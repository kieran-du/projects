==> flow/design.v <==
module FIRFilter(
    input               clock,
    input               reset,
    input       [9:0]   x,
    output      [9:0]   y
    );
reg [9:0] delay_1,delay_2,delay_3,delay_4;
wire [9:0] mul_0,mul_1,mul_2,mul_3,mul_4;
always @(posedge clock or posedge reset) begin
    if (reset) begin
        delay_1 <= 10'b0;
        delay_2 <= 10'b0;
        delay_3 <= 10'b0;
        delay_4 <= 10'b0;
    end
    else begin
        delay_1 <= x;
        delay_2 <= delay_1;
        delay_3 <= delay_2;
        delay_4 <= delay_3;
    end
end
assign mul_0 = (x       >> 3) + (x       >> 4) + (x       >> 7) + (x       >> 8);
assign mul_1 = (delay_1 >> 3) + (delay_1 >> 4) + (delay_1 >> 7) + (delay_1 >> 8);
assign mul_2 = (delay_2 >> 3) + (delay_2 >> 4) + (delay_2 >> 7) + (delay_2 >> 8);
assign mul_3 = (delay_3 >> 3) + (delay_3 >> 4) + (delay_3 >> 7) + (delay_3 >> 8);
assign mul_4 = (delay_4 >> 3) + (delay_4 >> 4) + (delay_4 >> 7) + (delay_4 >> 8);
assign y = mul_0 + mul_1 + mul_2 + mul_3 + mul_4;
endmodule
# From RTL to reports: FIRFilter

The steps from the RTL of FIRFilter to its reports follow in flow order.
Lines are those of the file above, counted from 1.
Cell names lack the library's common part.
Not given: n/a

Top: FIRFilter
Clock input: clock
Standard-cell library: sky130hd
Library corner: tt_025C_1v80

# Elaborated design

Counts by Yosys on the flattened word-level netlist (proc, flatten, opt, wreduce; memories kept). Register bits leave out memories and registers merged into their read ports (data or address); mux counts leave out enables and synchronous resets folded into registers. Print and check cells are left out. Cells with the same type and inputs are merged into one.

Output and inout bits: 10
Input port bits: 12
Memories: 0
Memory bits (writable): 0
Latch bits: 0
Register bits: 40
Memory bits (read-only): 0
Clocked read ports x word width: 0

Magnitude comparators: 0
Equality and inequality tests: 0
Div/mod/pow operators: 0
Multiplexer cells: 0
Multiply operators: 0
Bitwise gates (word level): 0
Reductions and logical operators: 0
Shifts and indexed selects: 0
$add $sub $neg: 19

Operators by type and width:

| operator              | number |
| adder 9 x 2 -> 10 bit | 5 |
| adder 8 x 3 -> 9 bit  | 5 |
| adder 10 bit          | 4 |
| adder 7 x 6 -> 8 bit  | 5 |

# Depth

Depth = most cells in a row (Yosys ltp): at word level without a register or memory, in the mapped netlist without a sequential cell, where the memories' decode and read muxes count.

Depth after elaboration: 7
ABC_AREA: 0
Depth in mapped cells: 19
Depth with buffers taken out: 19

# Synthesis result

The flow's flattened synthesis, as Yosys stat reports it; memories are mapped. The netlist is that of the ABC_AREA named above (0 if unset); the other value can give another one.
Totals and module areas in this step are rounded.

Cells by type:

| cell      | number | area in all (um^2) |
| fa_1      | 76     | 1.52E+03 |
| dfrtp_1   | 28     | 700.672 |
| inv_1     | 99     | 371.606 |
| ha_1      | 21     | 262.752 |
| xnor2_1   | 6      | 52.55 |
| nor2_1    | 5      | 18.768 |
| o21a_1    | 2      | 15.014 |
| a211oi_2  | 1      | 12.512 |
| o221a_1   | 1      | 11.261 |
| mux2i_1   | 1      | 10.01 |
| nor3_1    | 2      | 10.01 |
| o21ai_0   | 2      | 10.01 |
| a31o_1    | 1      | 8.758 |
| a32oi_1   | 1      | 8.758 |
| o2111ai_1 | 1      | 8.758 |
| xor2_1    | 1      | 8.758 |
| a21o_1    | 1      | 7.507 |
| and2b_1   | 1      | 7.507 |

Other cell types: 6; their cells: 6.

Flip-flop cells: 28
Mapped cells: 256
Mapped area: 3080 um^2
Buffers: 0

# Path before layout

Source: OpenSTA report_checks on the synthesized netlist (no wires, ideal clock, input and output delay 20% of the period each), path of least setup slack; recovery checks are left aside. Register names are those of the netlist, which keeps one name where synthesis merged equal registers.

Path kind: input port to output port
From: in x[9]
To: out y[9]
Clock period: 8.58 ns
Path slack: 0.786 ns
Buffers on the path: 0
Output delay: 1.716 ns
Delay of the path: 4.362 ns
Input delay: 1.716 ns
Required time: 6.864 ns
Data arrival time: 6.078 ns
Stages: 17
Synthesis period reached: 7.794 ns

"delay of the path" is the arrival time less input delay plus setup time.
At an output port there is no setup time.
"stages" counts driving pins, that of a launching flip-flop among them; a cell with two outputs on the path counts twice.
"synthesis period reached" = period - worst setup slack (recovery checks aside). The figure is calculated, with input and output delays left at 20% of the set period.
The rows between start and end are the longest chain of elaborated cells between them; the timing report does not say that the signal goes this way. Where chains are equally long, one stands for them.
A line is the first line of the expression or statement that the cell stems from. Yosys adds cells for indexed reads and writes and turns some case tables into memories.

Path through: inv_1 -> fa_1 -> inv_1 -> fa_1 -> fa_1 -> fa_1 -> fa_1 -> inv_1 -> fa_1 -> inv_1 -> ha_1 -> inv_1 -> fa_1 -> and2b_1 -> o2111ai_1 -> a32oi_1 -> xnor2_1
Length of the longest elaborated chain: 7
Elaborated cells on any way between the ends: 7
RTL lines with such cells: 2
Those cells by class: add/sub (7)

RTL lines, path after synthesis:

| what                  | line | source |
| from (decl)           | 4    | `input       [9:0]   x,` |
| adder 7 x 6 -> 8 bit  | 23   | `assign mul_0 = (x       >> 3) + (x       >> 4) + (x       >> 7) + (x       >> 8);` |
| adder 8 x 3 -> 9 bit  | 23   |  |
| adder 9 x 2 -> 10 bit | 23   |  |
| adder 10 bit x4       | 28   | `assign y = mul_0 + mul_1 + mul_2 + mul_3 + mul_4;` |
| to (decl)             | 5    | `output      [9:0]   y` |

# Timing after layout

Path of least setup slack in the final report of entry A (OpenROAD, finished layout, wires in). Where an end is a register, its clock arrival counts in the times.

Path kind: input port to output port
From: in x[4]
To: out y[9]
Clock period: 6.37 ns
Buffers on the path: 3
Path slack: -0.83 ns
Stages: 20
Input delay: 1.27 ns
Output delay: 1.27 ns
Data arrival time: 5.93 ns
Required time: 5.10 ns

The rows between start and end are the longest chain of elaborated cells between them; the timing report does not say that the signal goes this way. Where chains are equally long, one stands for them.

Path through: buf_8 -> buf_6 -> fa_1 -> inv_2 -> fa_1 -> fa_2 -> inv_2 -> fa_1 -> fa_1 -> inv_2 -> fa_2 -> inv_2 -> ha_4 -> inv_2 -> fa_2 -> and2b_2 -> o2111ai_4 -> a32oi_2 -> xnor2_1 -> buf_2
Length of the longest elaborated chain: 7
Elaborated cells on any way between the ends: 7
RTL lines with such cells: 2
Those cells by class: add/sub (7)

RTL lines, path after layout:

| what                  | line | source |
| from (decl)           | 4    | `input       [9:0]   x,` |
| adder 7 x 6 -> 8 bit  | 23   | `assign mul_0 = (x       >> 3) + (x       >> 4) + (x       >> 7) + (x       >> 8);` |
| adder 8 x 3 -> 9 bit  | 23   |  |
| adder 9 x 2 -> 10 bit | 23   |  |
| adder 10 bit x4       | 28   | `assign y = mul_0 + mul_1 + mul_2 + mul_3 + mul_4;` |
| to (decl)             | 5    | `output      [9:0]   y` |

Appendix: measured runs

Below are 2 stored runs of the flow (Yosys, OpenROAD; platform sky130hd) on FIRFilter, each with its settings and what was measured, unordered. Constraints: input delay and output delay 20% of the set period each, output load 0.01 pF.
"period achieved" is the run's clock period less its worst setup slack. It is reckoned from that one timing run; input and output delays stay at 20% of the period that was set.
By "time of the worst setup path" is meant the share of the clock period that the worst setup path is allowed (20% is reserved at inputs, 20% at outputs), minus its slack. Clock arrival times at its registers enter into it.
Measured values are rounded.
A setting shown as n/a is not set for that run.

| setting or result                         | entry A                   | entry B                   |
| period_ns                                 | 6.37                      | 5.2                       |
| CORE_UTILIZATION                          | 16                        | 56                        |
| SETUP_SLACK_MARGIN                        | 0.6                       | n/a                       |
| PLACE_DENSITY                             | 0.86                      | n/a                       |
| CORE_ASPECT_RATIO                         | 1.76                      | n/a                       |
| CELL_PAD_IN_SITES_GLOBAL_PLACEMENT        | 2                         | n/a                       |
| CTS_CLUSTER_DIAMETER                      | 387                       | n/a                       |
| CAP_MARGIN                                | 0                         | 25                        |
| SLEW_MARGIN                               | 30                        | 30                        |
| CORE_MARGIN                               | 2                         | 2                         |
| GPL_ROUTABILITY_DRIVEN                    | n/a                       | 0                         |
| MIN_ROUTING_LAYER                         | n/a                       | met1                      |
| synthesized cell area (um^2)              | 3080                      | 3080                      |
| die size (um^2)                           | 20400                     | 6110                      |
| standard-cell area after routing (um^2)   | 4250                      | 3910                      |
| utilization (%)                           | 22.4                      | 72.3                      |
| worst setup slack after layout (ns)       | -0.833                    | -1.53                     |
| total negative setup slack (ns)           | -5.21                     | -11.3                     |
| worst hold slack in the final report (ns) | 0.382                     | 0.387                     |
| period achieved (ns)                      | 7.203                     | 6.732                     |
| time of the worst setup path (ns)         | 4.65                      | 4.65                      |
| kind of the worst setup path              | input port to output port | input port to output port |
